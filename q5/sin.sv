==> flow/design.v <==
module sin (
    input  logic        clk,
    input  logic        rst_n,
    input  logic [15:0] x,
    input  logic        start,
    output logic [15:0] result,
    output logic        done
);
logic        load_xpowertwo;
logic        init_xpowertwo;
logic        load_mult_reg;
logic        init_mult_reg;
logic        load_result;
logic        init_result;
logic        inc_counter;
logic        init_counter;
logic        sel_mult_in;
logic        co;
sin_controller controller (
    .clk(clk),
    .rst_n(rst_n),
    .start(start),
    .co(co),
    .done(done),
    .load_xpowertwo(load_xpowertwo),
    .init_xpowertwo(init_xpowertwo),
    .load_mult_reg(load_mult_reg),
    .init_mult_reg(init_mult_reg),
    .load_result(load_result),
    .init_result(init_result),
    .inc_counter(inc_counter),
    .init_counter(init_counter),
    .sel_mult_in(sel_mult_in)
);
sin_datapath datapath (
    .clk(clk),
    .rst_n(rst_n),
    .load_xpowertwo(load_xpowertwo),
    .init_xpowertwo(init_xpowertwo),
    .load_mult_reg(load_mult_reg),
    .init_mult_reg(init_mult_reg),
    .load_result(load_result),
    .init_result(init_result),
    .inc_counter(inc_counter),
    .init_counter(init_counter),
    .sel_mult_in(sel_mult_in),
    .co(co),
    .x(x),
    .result(result)
);
endmodule
module sin_coeff_lut #(parameter WIDTH = 16, parameter DEPTH = 8) (
    input  logic [$clog2(DEPTH)-1:0] addr,
    output logic [WIDTH-1:0]         data
);
logic  [WIDTH-1:0] data_temp;
always_comb begin 
    case (addr)
        0: data_temp = 16'h7FFF; 
        1: data_temp = 16'h1555; 
        2: data_temp = 16'h0666; 
        3: data_temp = 16'h030B; 
        4: data_temp = 16'h01C4; 
        5: data_temp = 16'h0126; 
        6: data_temp = 16'h00D1; 
        7: data_temp = 16'h009A; 
        default: data_temp = 16'h0000;
    endcase
end
assign data = data_temp;
endmodule
module sin_controller (
    input  logic        clk,
    input  logic        rst_n,
    input  logic        start,
    input  logic        co,
    output logic        done,
    output logic        load_xpowertwo,
    output logic        init_xpowertwo,
    output logic        load_mult_reg,
    output logic        init_mult_reg,
    output logic        load_result,
    output logic        init_result,
    output logic        inc_counter,
    output logic        init_counter,
    output logic        sel_mult_in
);
typedef enum logic [2:0] {
    idle,
    starting,
    init,
    mult1,
    mult2,
    add_sub
} state_t;
state_t current_state, next_state;
always_ff @(posedge clk or negedge rst_n) begin
    if (!rst_n) begin
        current_state <= idle;
    end else begin
        current_state <= next_state;
    end
end
always_comb begin
    next_state = idle;
    case (current_state)
        idle: next_state = start ? starting : idle;
        starting: next_state = start ? starting : init;
        init: next_state = mult1;
        mult1: next_state = mult2;
        mult2: next_state = add_sub;
        add_sub: next_state = co ? idle : mult1;
        default: next_state = idle;
    endcase
end
always_comb begin
    load_xpowertwo = 1'b0;
    init_xpowertwo = 1'b0;
    load_mult_reg = 1'b0;
    init_mult_reg = 1'b0;
    load_result = 1'b0;
    init_result = 1'b0;
    inc_counter = 1'b0;
    init_counter = 1'b0;
    sel_mult_in = 1'b0;
    done = 1'b0;
    case (current_state)
        idle: begin
            done = 1'b1;
            init_counter = 1'b1; 
            init_xpowertwo = 1'b1; 
        end
        starting: begin
            done = 1'b0;
        end
        init: begin
            init_mult_reg = 1'b1; 
            init_result = 1'b1;
            inc_counter = 1'b1;
            load_xpowertwo = 1'b1; 
        end
        mult1: begin
            load_mult_reg = 1'b1; 
            sel_mult_in = 1'b1;   
        end
        mult2: begin
            load_mult_reg = 1'b1; 
            sel_mult_in = 1'b0;   
        end
        add_sub: begin
            load_result = 1'b1;   
            inc_counter = 1'b1;
        end
        default: begin
            load_xpowertwo = 1'b0;
            init_xpowertwo = 1'b0;
            load_mult_reg = 1'b0;
            init_mult_reg = 1'b0;
            load_result = 1'b0;
            init_result = 1'b0;
            inc_counter = 1'b0;
            init_counter = 1'b0;
            sel_mult_in = 1'b0;
            done = 1'b0;
        end
    endcase
end
endmodule
module sin_datapath (
    input  logic                    clk,
    input  logic                    rst_n,
    input  logic                    load_xpowertwo,
    input  logic                    init_xpowertwo,
    input  logic                    load_mult_reg,
    input  logic                    init_mult_reg,
    input  logic                    load_result,
    input  logic                    init_result,
    input  logic                    inc_counter,
    input  logic                    init_counter,
    input  logic                    sel_mult_in,
    output logic                    co,
    input  logic [15:0]             x,
    output logic [15:0]             result
); 
logic [15:0] x_reg;
logic [15:0] xpowertwo_reg;
logic [15:0] mult_reg, mult_out,muxout;
logic [15:0] add_sub_out;
logic [15:0] result_reg;
logic [2:0]  counter;
logic [15:0] coeff;
logic [31:0] xpowertwo, mult;
sin_coeff_lut #(.WIDTH(16), .DEPTH(8)) lut (
    .addr(counter),
    .data(coeff)
);
always_ff @(posedge clk or negedge rst_n) begin
    if (!rst_n) begin
        xpowertwo_reg <= 16'h0000;
    end else if (init_xpowertwo) begin
        xpowertwo_reg <= 16'h0000;
    end else if (load_xpowertwo) begin
        xpowertwo_reg <= xpowertwo[30:15];
    end
end
assign xpowertwo = x * x;
always_ff @(posedge clk or negedge rst_n) begin
    if (!rst_n) begin
        mult_reg <= 16'h0000;
    end else if (init_mult_reg) begin
        mult_reg <= x;
    end else if (load_mult_reg) begin
        mult_reg <= mult_out;
    end
end
always_ff @(posedge clk or negedge rst_n) begin
    if (!rst_n) begin
        result_reg <= 16'h0000;
    end else if (init_result) begin
        result_reg <= x;
    end else if (load_result) begin
        result_reg <= add_sub_out;
    end
end
always_ff @(posedge clk or negedge rst_n) begin
    if (!rst_n) begin
        counter <= 3'b000;
    end else if (init_counter) begin
        counter <= 3'b000;
    end else if (inc_counter) begin
        counter <= counter + 1;
    end
end 
assign co = &counter;
assign add_sub = counter[0];
assign muxout = (sel_mult_in) ? coeff : xpowertwo_reg;
assign mult = mult_reg * muxout;
assign add_sub_out = (~add_sub) ? (result_reg + mult_reg) : (result_reg - mult_reg);
assign mult_out = mult[30:15];
assign result = result_reg;
endmodule
# From RTL to reports: sin
# What the tools print for sin, step after step.
# Line numbers count from 1 in the design file above.
# Operators carry their Yosys type and port widths (W data, S select, Z words).
# Library cell names are shortened.
design:
  design: "sin"
  clock: "clk"
  lib: "sky130hd"
  lib_corner: "tt_025C_1v80"

# Word level
# Source: Yosys, flattened and elaborated, memories not mapped. Widths are those after wreduce. Registers that Yosys merges into a memory's read port (data or address) are not register bits. Print and check cells do not count. Equal cells are merged and count once.
# Yosys's memory passes give these memory sizes; they may raise the number of words (mostly to a power of two), join words into wider ones and drop unused or constant bits.
bits:
  ff_bits: 54
  rom_bits: 120
  memories: 1
  in_bits: 19
  out_inout_bits: 17
mem_list:
  columns: ["name", "size", "word_bits", "read_ports", "write_ports", "line", "rtl"]
  rows:
  - ["(name not given)", 8, 15, 1, 0, 58, "case (addr)"]
op_classes:
  addsub: 3
  n_mul: 2
  equal: 5
  mux: 20
  reduce_logical: 8
ops:
  columns: ["operator", "n"]
  rows:
  - ["$mul A16 B16 Y31", 2]
  - ["$mux W16", 8]
  - ["$pmux W3 S6", 1]
  - ["$add A16 B16 Y16", 1]
  - ["$sub A16 B16 Y16", 1]
  - ["$reduce_bool A2 Y1", 4]
  - ["$mux W1", 7]
  - ["$eq A3 B2 Y1 const B", 2]
  - ["$eq A3 B3 Y1 const B", 2]
  - ["$mux W3", 2]
  - ["$reduce_or A2 Y1", 2]
  - ["$mux W2", 2]
  - ["$add A3 B1 Y3 const B", 1]
  - ["$eq A3 B1 Y1 const B", 1]
  - ["$logic_not A3 Y1", 1]
  - ["$reduce_and A3 Y1", 1]

# Longest topological paths
# Longest topological path by Yosys (ltp), each cell counted once; first at word level (registers and memories cut), then after technology mapping (sequential cells cut; the memories' decode and read muxes count).
logic_depth:
  depth_word: 6
  abc_area: 0
  ltp_mapped: 29
  depth_no_buf: 27

# Netlist
# Yosys stat after the flow's synthesis: flattened, memories mapped to cells. It holds for the ABC_AREA given above (unset counts as 0); a run with the other value may have another netlist.
mapped:
  cells: 2078
  synth_area_um2: 18341.3
  sequential_area_um2: 1427.6
  ff_cells: 57
  n_buf: 91
by_type:
  columns: ["cell_type", "n", "area_total_um2"]
  rows:
  - ["fa_1", 357, 7.15E+03]
  - ["ha_1", 217, 2.72E+03]
  - ["inv_1", 489, 1835.51]
  - ["dfrtp_1", 56, 1.4E+03]
  - ["nand2_1", 244, 915.878]
  - ["and2_1", 138, 863.328]
  - ["xnor2_1", 43, 376.611]
  - ["a21oi_1", 64, 320.307]
  - ["nor2_1", 84, 315.302]
  - ["clkbuf_1", 82, 307.795]
  - ["nor2b_1", 37, 231.472]
  - ["o21ai_0", 37, 185.178]
  - ["xor2_1", 19, 166.41]
  - ["a21o_1", 16, 120.115]
  - ["mux2i_1", 11, 110.106]
  - ["mux2_2", 9, 101.347]
  - ["nor3_1", 20, 100.096]
  - ["a211oi_1", 13, 97.594]
# Other cell types: 40; their cells: 142.
# The figures by module come from a second, unflattened synthesis with its own total; it is not the netlist above.
unflattened:
  hier_cells: 2115
  hier_area_um2: 18795.5
# Each row is one instance without its submodules.
by_module:
  columns: ["mod", "n_inst", "cells", "mod_area_um2"]
  rows:
  - ["sin_datapath", 1, 2061, 18317.6]
  - ["sin_coeff_lut", 1, 35, 246.5]
  - ["sin_controller", 1, 19, 231.5]
  - ["sin", 1, 0, 0.0]

# Timing after synthesis
# Source: OpenSTA report_checks on the synthesized netlist (no wires, ideal clock, input and output delay 20% of the period each), path of least setup slack; recovery checks are left aside. Register names are those of the netlist, which keeps one name where synthesis merged equal registers.
synth_path:
  kind: "input to register"
  from: "in x[13]"
  to: "reg datapath.xpowertwo_reg[14]"
  tclk_ps: 10500
  setup_time_ps: 122
  arrival_time_ps: 7948
  slack_ps: 2431
  path_delay_ps: 5970
  path_stages: 24
  path_buffers: 2
  synth_period_reached_ps: 8069
# "path_delay_ps" is the arrival time less input delay plus setup time.
# "path_stages": output pins that drive a net of the path, with the launching flip-flop's if there is one; two outputs of one cell count as two.
# "synth_period_reached_ps" = period - worst setup slack (recovery checks aside). The figure is calculated, with input and output delays left at 20% of the set period.
# Between the ends stands the longest chain of elaborated cells between them, by number of cells; it is not shown to be the way that was timed. Of several equally long chains one is given.
# A line is the first line of the expression or statement that the cell stems from. Yosys adds cells for indexed reads and writes and turns some case tables into memories.
# A register here has more assigning lines than the two given.
synth_between:
  path_cell_list: "clkbuf_1 clkbuf_1 nand2_1 fa_1 inv_1 fa_1 inv_1 fa_1 inv_1 fa_1 fa_1 inv_1 fa_1 inv_1 ha_1 nand2_1 o21ai_1 a221o_1 a21o_1 o21ai_2 a21oi_2 o31a_1 or3_1 a32o_1"
  elab_chain_len: 3
  cone_cells: 3
  cone_lines: 3
  classes_between: "mul (1); mux (2)"
synth_lines:
  columns: ["element", "line", "rtl"]
  rows:
  - ["start, declared", 4, "input  logic [15:0] x,"]
  - ["$mul A16 B16 Y31", 206, "assign xpowertwo = x * x;"]
  - ["$mux W16", 202, "end else if (load_xpowertwo) begin"]
  - ["$mux W16", 200, "end else if (init_xpowertwo) begin"]
  - ["end, assigned", 199, "xpowertwo_reg <= 16'h0000;"]
  - ["end, assigned", 203, "xpowertwo_reg <= xpowertwo[30:15];"]
  - ["end, declared", 186, "logic [15:0] xpowertwo_reg;"]

# Timing after layout
# Path of least setup slack in the final report of run 1 (OpenROAD, finished layout, wires in). Where an end is a register, its clock arrival counts in the times.
# The report prints the path's times to 10 ps; the period is as set.
layout_path:
  kind: "input to register"
  from: "in x[11]"
  to: "reg datapath.xpowertwo_reg[14]"
  tclk_ps: 12300
  setup_time_ps: 110
  arrival_time_ps: 9660
  slack_ps: 2870
  path_stages: 20
  path_buffers: 1
# Between the ends stands the longest chain of elaborated cells between them, by number of cells; it is not shown to be the way that was timed. Of several equally long chains one is given.
# A register here has more assigning lines than the two given.
layout_between:
  path_cell_list: "clkdlybuf4s50_1 inv_1 nor2_1 fa_1 fa_1 fa_1 inv_1 fa_1 fa_1 fa_1 inv_1 ha_1 and3_1 nand3_1 a211oi_1 o21ai_2 a21oi_2 o31a_1 o21ai_0 a32o_1"
  elab_chain_len: 3
  cone_cells: 3
  cone_lines: 3
  classes_between: "mul (1); mux (2)"
layout_lines:
  columns: ["element", "line", "rtl"]
  rows:
  - ["start, declared", 4, "input  logic [15:0] x,"]
  - ["$mul A16 B16 Y31", 206, "assign xpowertwo = x * x;"]
  - ["$mux W16", 202, "end else if (load_xpowertwo) begin"]
  - ["$mux W16", 200, "end else if (init_xpowertwo) begin"]
  - ["end, assigned", 199, "xpowertwo_reg <= 16'h0000;"]
  - ["end, assigned", 203, "xpowertwo_reg <= xpowertwo[30:15];"]
  - ["end, declared", 186, "logic [15:0] xpowertwo_reg;"]

==> results <==
Below are 2 stored runs of the flow (Yosys, OpenROAD; platform sky130hd) on sin, each with its settings and what was measured, unordered. Constraints: input delay and output delay 20% of the set period each, output load 0.01 pF.
"achieved_clock_period_ps" is the run's clock period less its worst setup slack. It is reckoned from that one timing run; input and output delays stay at 20% of the period that was set.
By "worst_setup_path_time_ps" is meant the share of the clock period that the worst setup path is allowed (20% is reserved at inputs, 20% at outputs), minus its slack. Clock arrival times at its registers enter into it.
"worst_setup_path_time_ps" is known to 10 ps.

--- run 1 ---
==> flow/run.sh <==
#!/bin/bash
# the make line also repeats the synthesis and layout settings of config.mk as NAME=value (left out here)
make -C /OpenROAD-flow-scripts/flow DESIGN_CONFIG=/design/flow/config.mk WORK_HOME=/design/flow/orfs CLKGATE_MAP_FILE= finish
==> flow/config.mk <==
export PLATFORM = sky130hd
export DESIGN_NAME = sin
export DESIGN_NICKNAME = sin
export VERILOG_FILES = /design/flow/design.v
export SDC_FILE = /design/flow/constraint.sdc
export NUM_CORES = 4
export LEC_CHECK = 0
export CAP_MARGIN = 20
export CELL_PAD_IN_SITES_GLOBAL_PLACEMENT = 1
export CORE_ASPECT_RATIO = 1.04
export CORE_MARGIN = 2
export CORE_UTILIZATION = 23
export CTS_CLUSTER_SIZE = 54
export MAX_ROUTING_LAYER = met5
export PLACE_DENSITY_LB_ADDON = 0.2
export SETUP_SLACK_MARGIN = 1.1
export SLEW_MARGIN = 20
export TNS_END_PERCENT = 5
==> flow/constraint.sdc <==
create_clock -name core_clock -period 12.3 [get_ports {clk}]
set_input_delay 2.4600 -clock core_clock [delete_from_list [all_inputs] [get_ports {clk}]]
set_output_delay 2.4600 -clock core_clock [all_outputs]
set_load 0.01 [all_outputs]

==> results, as YAML <==
results:
  synth_chip_area_um2: 18341.3
  total_die_area_um2: 82020.0
  layout_utilization_pct: 25.7
  worstSetupSlack_ps: 2866
  fin_tns_ps: 0
  achieved_clock_period_ps: 9434
  worst_setup_path_time_ps: 6970
  worst_path_kind: "input to register"

--- run 2 ---
==> flow/run.sh <==
#!/bin/bash
# the make line also repeats the synthesis and layout settings of config.mk as NAME=value (left out here)
make -C /OpenROAD-flow-scripts/flow DESIGN_CONFIG=/design/flow/config.mk WORK_HOME=/design/flow/orfs CLKGATE_MAP_FILE= finish
==> flow/config.mk <==
export PLATFORM = sky130hd
export DESIGN_NAME = sin
export DESIGN_NICKNAME = sin
export VERILOG_FILES = /design/flow/design.v
export SDC_FILE = /design/flow/constraint.sdc
export NUM_CORES = 4
export LEC_CHECK = 0
export CAP_MARGIN = 20
export CORE_MARGIN = 2
export CORE_UTILIZATION = 40
export SLEW_MARGIN = 20
==> flow/constraint.sdc <==
create_clock -name core_clock -period 7.43 [get_ports {clk}]
set_input_delay 1.4860 -clock core_clock [delete_from_list [all_inputs] [get_ports {clk}]]
set_output_delay 1.4860 -clock core_clock [all_outputs]
set_load 0.01 [all_outputs]

==> results, as YAML <==
results:
  synth_chip_area_um2: 18341.3
  total_die_area_um2: 47582.9
  layout_utilization_pct: 46.4
  worstSetupSlack_ps: 163
  fin_tns_ps: 0
  achieved_clock_period_ps: 7267
  worst_setup_path_time_ps: 5780
  worst_path_kind: "input to register"
