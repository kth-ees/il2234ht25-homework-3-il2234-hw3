==> flow/design.v <==
module average_calc_controller #(parameter n = 4) (
    input logic clk,
    input logic rst_n,
    input logic start,
    output logic init_sum,
    output logic init_shift,
    output logic load,
    output logic shift,
    output logic done
);
typedef enum logic [1:0] {
    idle,
    init,
    add,
    shifting
} state_t;
state_t current_state, next_state;
logic inc, load_counter;  
logic co;
logic [$clog2(n)-1:0] count;  
always_ff @(posedge clk or negedge rst_n) begin
    if (!rst_n)
        current_state <= idle;
    else
        current_state <= next_state;
end
always_comb begin
    next_state = idle;
    case (current_state)
        idle: next_state = start ? init : idle;
        init: next_state = start ? init : add;
        add: next_state = co ? shifting : add;
        shifting: next_state = idle;  
        default: next_state = idle;
    endcase
end
always_comb begin
    load = 1'b0;
    shift = 1'b0;
    done = 1'b0;
    inc = 1'b0;
    load_counter = 1'b0;
    init_sum = 1'b0;
    init_shift = 1'b0;
    case (current_state)
        idle: begin
            load = 1'b0;
            shift = 1'b0;
            done = 1'b1;
            inc = 1'b0;
            load_counter = 1'b1;  
            init_sum = 1'b1;  
            init_shift = 1'b1;  
        end
        init: begin
            load = 1'b0;
            shift = 1'b0;
            done = 1'b0;
            inc = 1'b0;
        end
        add: begin
            load = 1'b1;  
            shift = 1'b0;
            done = 1'b0;
            inc = 1'b1;  
            load_counter = 1'b0;
        end
        shifting: begin
            load = 1'b0;
            shift = 1'b1;  
            done = 1'b0;  
            inc = 1'b0;
            load_counter = 1'b0;
        end
        default: begin
            load = 1'b0;
            shift = 1'b0;
            done = 1'b0;
            inc = 1'b0;
            load_counter = 1'b0;
        end
    endcase
end
always_ff @(posedge clk or negedge rst_n) begin
    if (!rst_n)
        count <= '0;
    else if (load_counter)
        count <= '0;
    else if (inc)
        count <= count + 1;
    else
        count <= count;
end
assign co = &count;  
endmodule
module average_calc_datapath #(
    parameter m=8,
    parameter n=4) (
    input logic clk,
    input logic rst_n,
    input logic load,
    input logic shift, 
    input logic init_sum,
    input logic init_shift,
    input logic [m-1:0] inputx,
    output logic [m-1:0] result
);
    logic [m + $clog2(n) - 1:0] sum, sum_reg;
    logic [m + $clog2(n) - 1:0] shift_out;
    assign sum = sum_reg + {{$clog2(n){1'b0}}, inputx};
    always_ff @(posedge clk or negedge rst_n) begin
        if (!rst_n)
            sum_reg <= '0;
        else if (init_sum)
            sum_reg <= '0;
        else if (load)
            sum_reg <= sum;
    end
    always_ff @(posedge clk or negedge rst_n) begin
        if (!rst_n)
            shift_out <= '0;
        else if (init_shift)
            shift_out <= '0;
        else if (shift)
            shift_out <= sum_reg >> $clog2(n);  
    end
    assign result = shift_out[m-1:0];
endmodule
module average_calculator #(parameter m = 8, parameter n = 4) (
    input logic clk,
    input logic rst_n,
    input logic start,
    input logic [m-1:0] inputx,
    output logic [m-1:0] result,
    output logic done
);
    logic load, shift, init_sum, init_shift;
    average_calc_controller #(n) controller (
        .clk(clk),
        .rst_n(rst_n),
        .start(start),
        .init_sum(init_sum),
        .init_shift(init_shift),
        .load(load),
        .shift(shift),
        .done(done)
    );
    average_calc_datapath #(m, n) datapath (
        .clk(clk),
        .rst_n(rst_n),
        .load(load),  
        .shift(shift),
        .init_sum(init_sum),
        .init_shift(init_shift),
        .inputx(inputx),
        .result(result)
    );
endmodule
# ---- Step by step through the tools: average_calculator
# Tool output for the design above, in the order of the flow.
# Lines are those of the file above, counted from 1.
# Library cell names are shortened.
# A cell with - has no value.
dict set report inputs {
  design {average_calculator}
  clock {clk}
  cell_library {sky130hd}
  corner {tt_025C_1v80}
}

# ---- Elaborated design
# Yosys after proc, flatten, opt, wreduce and memory -nomap, before mapping. Memory bits, and registers merged into a memory's read port (data or address), are not among the register bits. Print and check cells are not counted. Equal cells are merged and count once.
dict set report bits {
  ff_bits 22
  inputBits 11
  out_inout_bits 9
  wordCells 29
}
dict set report classes {
  reduce_and_logical 7
  mux 13
  equal 3
  addsub 2
}
# op n
set op_table {}
lappend op_table {{two-way mux 10 bit} 2}
lappend op_table {{two-way mux 8 bit} 2}
lappend op_table {{adder 10 x 8 -> 10 bit} 1}
lappend op_table {{OR reduction 3 bit} 3}
lappend op_table {{parallel mux 2 bit (select 4 bit)} 1}
lappend op_table {{parallel mux 1 bit (select 2 bit)} 3}
lappend op_table {{two-way mux 2 bit} 3}
lappend op_table {{equality test 2 bit with constant B} 2}
lappend op_table {{nonzero test 2 bit} 2}
lappend op_table {{adder 2 x 1 -> 2 bit with constant B} 1}
lappend op_table {{equality test 2 x 1 -> 1 bit with constant B} 1}
lappend op_table {{zero test 2 bit} 1}
lappend op_table {{AND reduction 2 bit} 1}
lappend op_table {{two-way mux 1 bit} 2}

# ---- Longest topological paths
# Longest topological path by Yosys (ltp), each cell counted once; first at word level (registers and memories cut), then after technology mapping (sequential cells cut; the memories' decode and read muxes count).
dict set report logic_depth {
  ltp_word 5
  ABC_AREA 1
  depth_mapped 11
  depth_no_buf 11
}

# ---- Mapped cells and area
# The flow's flattened synthesis, as Yosys stat reports it; memories are mapped. The netlist is that of the ABC_AREA named above (0 if unset); the other value can give another one.
dict set report synth_totals {
  stdcells 162
  seqArea_um2 601.8
  buf_cells 0
  ffs 24
  yosys_area_um2 1352.5
}
# type n area_total_um2
set by_type {}
lappend by_type {dfrtp_1 23 575.552}
lappend by_type {nand2_1 46 172.666}
lappend by_type {ha_1 9 112.608}
lappend by_type {inv_1 24 90.086}
lappend by_type {o21ai_0 8 40.038}
lappend by_type {nor2_1 10 37.536}
lappend by_type {o22ai_1 6 37.536}
lappend by_type {nand3_1 7 35.034}
lappend by_type {a22o_1 3 26.275}
lappend by_type {dfstp_2 1 26.275}
lappend by_type {a21oi_1 5 25.024}
lappend by_type {nand2_4 2 22.522}
lappend by_type {fa_1 1 20.019}
lappend by_type {nor2_8 1 20.019}
lappend by_type {o21ai_1 4 20.019}
lappend by_type {nand3_4 1 17.517}
lappend by_type {inv_2 3 11.261}
lappend by_type {nor2_4 1 11.261}
# Not listed: further types 7, cells in them 7.

# ---- Timing after synthesis
# Path of least setup slack by OpenSTA after synthesis, without wires, with an ideal clock, recovery checks aside; 20% of the period is set as input and as output delay. Where synthesis merged equal registers, the netlist keeps one of their names.
dict set report synth_path {
  kind {input to register}
  startpoint {input port inputx[0]}
  endpoint {register datapath.sum_reg[4]}
  path_buffers 0
  setup_slack_ps 1386
  t_first_pin_ps 664
  path_stages 9
  period_ps 3320
  input_delay_ps 664
  t_arrival_ps 1808
  setup_time_ps 126
  required_ps 3194
  delay_ps 1270
  period_less_setup_slack_ps 1934
}
# "delay_ps" = arrival - input delay + setup time.
# "path_stages": output pins that drive a net of the path, with the launching flip-flop's if there is one; two outputs of one cell count as two.
# "period_less_setup_slack_ps" is the clock period less the worst setup slack; recovery checks do not enter. This is arithmetic on one report: input and output delays are still those of the set period (20% each).
# The rows between start and end are the longest chain of elaborated cells between them; the timing report does not say that the signal goes this way. Where chains are equally long, one stands for them.
# Each line given opens the expression or statement behind the cell; cells for indexed reads and writes are added by Yosys, which also makes memories of some case tables.
# A register here has more assigning lines than the two given.
dict set report synth_between {
  path_cell_list {ha_1 -> fa_1 -> nand2_1 -> nand2_1 -> nand2_1 -> nand2_1 -> or2_0 -> nand3_1 -> o21ai_0}
  elab_chain_cells 3
  cone_cells 3
  cone_lines 3
  classes_between {add/sub: 1; mux: 2}
}
# element line
set synth_rtl {}
lappend synth_rtl {{from (decl)} 133} ;# input logic [m-1:0] inputx,
lappend synth_rtl {{adder 10 x 8 -> 10 bit} 110} ;# assign sum = sum_reg + {{$clog2(n){1'b0}}, inputx};
lappend synth_rtl {{two-way mux 10 bit} 116} ;# else if (load)
lappend synth_rtl {{two-way mux 10 bit} 114} ;# else if (init_sum)
lappend synth_rtl {{to (assign)} 113} ;# sum_reg <= '0;
lappend synth_rtl {{to (assign)} 117} ;# sum_reg <= sum;
lappend synth_rtl {{to (decl)} 108} ;# logic [m + $clog2(n) - 1:0] sum, sum_reg;

# ---- Path in the finished layout
# Path of least setup slack in the final report of run 1 (OpenROAD, finished layout, wires in). Where an end is a register, its clock arrival counts in the times.
# The report prints the path's times to 10 ps; the period is as set.
dict set report layout_path {
  kind {register to output}
  startpoint {register controller.current_state}
  endpoint {output port done}
  path_stages 5
  period_ps 3410
  required_ps 2730
  t_first_pin_ps 320
  out_delay_ps 680
  setup_slack_ps 1060
  path_buffers 1
  t_arrival_ps 1660
}
# An end named without its bit number is one bit of that signal or, where synthesis recoded a state register, one of its new flip-flops.
# The rows between start and end are the longest chain of elaborated cells between them; the timing report does not say that the signal goes this way. Where chains are equally long, one stands for them.
dict set report layout_between {
  path_cell_list {dfrtp_1 -> inv_4 -> nand3_4 -> inv_1 -> clkdlybuf4s50_1}
  elab_chain_cells 3
  cone_cells 6
  classes_between {eq/ne: 3; mux: 1; reduce/logical: 2}
}
# element line
set layout_rtl {}
lappend layout_rtl {{from (decl)} 17} ;# state_t current_state, next_state;
lappend layout_rtl {{from (assign)} 23} ;# current_state <= idle;
lappend layout_rtl {{from (assign)} 25} ;# current_state <= next_state;
lappend layout_rtl {{equality test 2 x 1 -> 1 bit} 45} ;# case (current_state)
lappend layout_rtl {{OR reduction 3 bit} -}
lappend layout_rtl {{parallel mux 1 bit (select 2 bit)} 45}
lappend layout_rtl {{to (decl)} 135} ;# output logic done

; Module average_calculator, platform sky130hd: 2 stored runs of the flow (Yosys, OpenROAD) with differing settings, in no particular order. Input and output delays are each 20% of the period that was set; the output load is 0.01 pF.
; "period_less_ws_ps": clock period set for the run, less the worst setup slack. It is reckoned from that one timing run; input and output delays stay at 20% of the period that was set.
; By "worstPathTime_ps" is meant the share of the clock period that the worst setup path is allowed (20% is reserved at inputs, 20% at outputs), minus its slack. Clock arrival times at its registers enter into it.
; "power_total_mw": no workload was simulated; the value follows from the tool's default switching activity.
; "worstPathTime_ps" is known to 10 ps.

[run 1: settings]
period_ns = 3.41
CORE_UTILIZATION = 46
PLACE_DENSITY = 0.66
CORE_MARGIN = 2
ABC_AREA = 1
GPL_ROUTABILITY_DRIVEN = 0
CTS_CLUSTER_SIZE = 21
MAX_ROUTING_LAYER = met4
CAP_MARGIN = 20
SLEW_MARGIN = 20
[run 1: results]
final_setup_tns_ps = 0
power_total_mw = 1.112
ws_setup_ps = 1064
final_hold_ws_ps = 493
final_die_area_um2 = 3390.2
finalCellArea_um2 = 1641.6
period_less_ws_ps = 2346
synth_chip_area_um2 = 1352.5
worstPathTime_ps = 1660
worst_path_kind = register to output
fin_util_frac = 0.59

[run 2: settings]
period_ns = 3.59
CORE_UTILIZATION = 46
SETUP_SLACK_MARGIN = 0.71
PLACE_DENSITY_LB_ADDON = 0.18
CORE_ASPECT_RATIO = 1.0
CORE_MARGIN = 10
GPL_TIMING_DRIVEN = 1
CTS_CLUSTER_DIAMETER = 355
SLEW_MARGIN = 0
MAX_ROUTING_LAYER = met5
CAP_MARGIN = 20
[run 2: results]
worstPathTime_ps = 2000
worst_path_kind = input to register
final_die_area_um2 = 5371.4
finalCellArea_um2 = 1572.8
fin_util_frac = 0.575
synth_chip_area_um2 = 1306.3
final_setup_tns_ps = 0
ws_setup_ps = 877
period_less_ws_ps = 2713
final_hold_ws_ps = 507
power_total_mw = 1.005
