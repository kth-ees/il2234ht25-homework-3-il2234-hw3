==> flow/design.v <==
module serial_communication(
    input logic clk,
    input logic rst_n,
    input logic serData,
    output logic outValid
);
typedef enum logic [2:0] {
    s0, s1, s2, s3, s4, s5, s6
} state_t;
state_t current_state, next_state;
logic co, enable, load;  
logic [4:0] count;  
always_ff @(posedge clk or negedge rst_n) begin
    if (!rst_n)
        current_state <= s0;
    else
        current_state <= next_state;
end
always_comb begin
    next_state = s0;
    case (current_state)
        s0: next_state = serData ? s0 : s1;
        s1: next_state = serData ? s2 : s1;
        s2: next_state = serData ? s3 : s1;
        s3: next_state = serData ? s0 : s4;
        s4: next_state = serData ? s5 : s1;
        s5: next_state = serData ? s3 : s6;
        s6: next_state = co ? s0 : s6; 
        default: next_state = s0;
    endcase
end
always_ff @(posedge clk or negedge rst_n) begin
    if (!rst_n)
        count <= 5'b00000;
    else if (enable)
        count <= count + 1;
    else if (load)
        count <= 5'b00000;
end
assign co = &count;  
always_comb begin
    enable = 1'b0;
    load = 1'b0;
    outValid = 1'b0;
    case (current_state)
        s0: begin
            load = 1'b0;
            enable = 1'b0;
            outValid = 1'b0;
        end
        s1: begin
            load = 1'b0;
            enable = 1'b0;
            outValid = 1'b0;
        end
        s2: begin
            load = 1'b0;
            enable = 1'b0;
            outValid = 1'b0;
        end
        s3: begin
            load = 1'b0;
            enable = 1'b0;
            outValid = 1'b0;
        end
        s4: begin
            load = 1'b0;
            enable = 1'b0;
            outValid = 1'b0;
        end
        s5: begin
            load = 1'b1; 
            enable = 1'b0; 
            outValid = 1'b0;
        end
        s6: begin
            load = 1'b0;
            enable = 1'b1;
            outValid = 1'b1; 
        end
        default: begin
            load = 1'b0;
            enable = 1'b0;
            outValid = 1'b0;
        end
    endcase
end
endmodule
Tool chain data of serial_communication
Tool output for the design above, in the order of the flow. Line numbers count from 1 in the design file above. Cell names lack the library's common part. Not given: n/a

Design top: serial_communication. Clock input: clk. Cell library: sky130hd. Timing corner: tt_025C_1v80.

After elaboration
Counts by Yosys on the flattened word-level netlist (proc, flatten, opt, wreduce; memories kept). Register bits leave out memories and registers merged into their read ports (data or address). Print and check cells are left out. Cells with the same type and inputs are merged into one.

For register bits after elaboration the number is 8. Under output and inout port bits stands 1. For word-level cells the number is 24.

Add/subtract/negate cells: 1. The figure for equality and inequality tests is 6. For multiplexer cells the number is 12. The figure for reduce/logical cells is 3.

Operator list (number): case mux 3 bit (select 7 bit) (1); two-way mux 3 bit (4); two-way mux 5 bit (2); equality test 3 bit with constant B (3); equality test 3 x 2 -> 1 bit with constant B (2); adder 5 x 1 -> 5 bit with constant B (1); AND reduction 5 bit (1); two-way mux 2 bit (2); equality test 3 x 1 -> 1 bit with constant B (1); logical NOT 3 bit (1); two-way mux 1 bit (3); nonzero test 2 bit (1).

Longest topological paths
Yosys ltp: most cells in a row. Word level: on the elaborated netlist, between registers, memories and ports. Mapped: between sequential cells and ports; inverters and the memories' decode and read muxes count.

The entry for word-level depth reads 4. Under ABC_AREA stands 1. Under gate-level depth with buffers stands 6. The entry for gate-level depth less buffers reads 6.

Mapped cells and area
The flow's flattened synthesis, as Yosys stat reports it; memories are mapped. The netlist is that of the ABC_AREA named above (0 if unset); the other value can give another one. The area totals of this step are shown rounded.

For mapped cells the number is 54. The figure for mapped area is 0.000498 mm^2. Sequential area: 0.000302 mm^2. The figure for mapped flip-flops is 12. The figure for buffers is 0.

Cells by type: dfrtp_1 (number 11, total area 275.264 um^2); nand2_1 (number 17, total area 63.811 um^2); dfstp_2 (number 1, total area 26.275 um^2); ha_1 (number 2, total area 25.024 um^2); inv_1 (number 6, total area 22.522 um^2); nor2_1 (number 4, total area 15.014 um^2); o21ai_0 (number 3, total area 15.014 um^2); nand2_2 (number 2, total area 12.512 um^2); nand3_1 (number 2, total area 10.01 um^2); o21a_1 (number 1, total area 7.507 um^2); and3_1 (number 1, total area 6.256 um^2); o22ai_1 (number 1, total area 6.256 um^2); a21oi_1 (number 1, total area 5.005 um^2); clkinv_1 (number 1, total area 3.754 um^2); inv_2 (number 1, total area 3.754 um^2).

Worst setup path after synthesis
Path of least setup slack by OpenSTA after synthesis, without wires, with an ideal clock, recovery checks aside; 20% of the period is set as input and as output delay. Where synthesis merged equal registers, the netlist keeps one of their names.

Path kind: register to register. Start point: reg count[0]. End point: reg count[4]. Clock period: 1.47 ns. Setup time: 0.116 ns. The entry for time at the first pin reads 0.000 ns. Data arrival time: 1.115 ns. Required time: 1.354 ns. Setup slack: 0.239 ns. For path delay the number is 1.231 ns. For stages on the path the number is 6. The figure for buffers on the path is 0. For period reached after synthesis the number is 1.231 ns.

"path delay" = arrival - input delay + setup time. "stages on the path" counts driving pins, that of a launching flip-flop among them; a cell with two outputs on the path counts twice. "period reached after synthesis" is the clock period less the worst setup slack; recovery checks do not enter. This is arithmetic on one report: input and output delays are still those of the set period (20% each). Between the ends stands the longest chain of elaborated cells between them, by number of cells; it is not shown to be the way that was timed. Of several equally long chains one is given. Each line given opens the expression or statement behind the cell; cells for indexed reads and writes are added by Yosys, which also makes memories of some case tables. A register here has more assigning lines than the two given.

Path through: dfrtp_1 > ha_1 > and3_1 > ha_1 > nand2_1 > nand2_1. The figure for length of the longest elaborated chain is 2. The entry for elaborated cells between the ends (all ways) reads 2. RTL lines with such cells: 2. Those cells by class: 1 x add/sub; 1 x mux.

Ends and longest elaborated chain, post-synthesis: start, declared (RTL line 12) `logic [4:0] count;`; start, assigned (RTL line 34) `count <= 5'b00000;`; start, assigned (RTL line 36) `count <= count + 1;`; adder 5 x 1 -> 5 bit (RTL line 36); two-way mux 5 bit (RTL line 35) `else if (enable)`; end, assigned (RTL line 34); end, assigned (RTL line 36); end, declared (RTL line 12).

serial_communication through Yosys and OpenROAD on sky130hd: 2 stored runs, unordered, with their settings. The constraints put input and output delay at 20% of the set period each and load the outputs with 0.01 pF.

Record 1 has these settings: period_ns 1.02; CORE_UTILIZATION 59; PLACE_DENSITY_LB_ADDON 0.18; CORE_MARGIN 8; ABC_AREA 1; CTS_CLUSTER_SIZE 60; SLEW_MARGIN 10; CAP_MARGIN 20. Outcome: no final report: floorplanning broke off with PDN-0185.

Record 2 has these settings: period_ns 1.53; CORE_UTILIZATION 72; PLACE_DENSITY 0.36; HOLD_SLACK_MARGIN 0.02; CORE_ASPECT_RATIO 1.54; CORE_MARGIN 9; GPL_ROUTABILITY_DRIVEN 0; CTS_CLUSTER_SIZE 45; MIN_ROUTING_LAYER met1; MAX_ROUTING_LAYER met5; CAP_MARGIN 20; SLEW_MARGIN 20. Outcome: no final report: floorplanning broke off with PDN-0185.
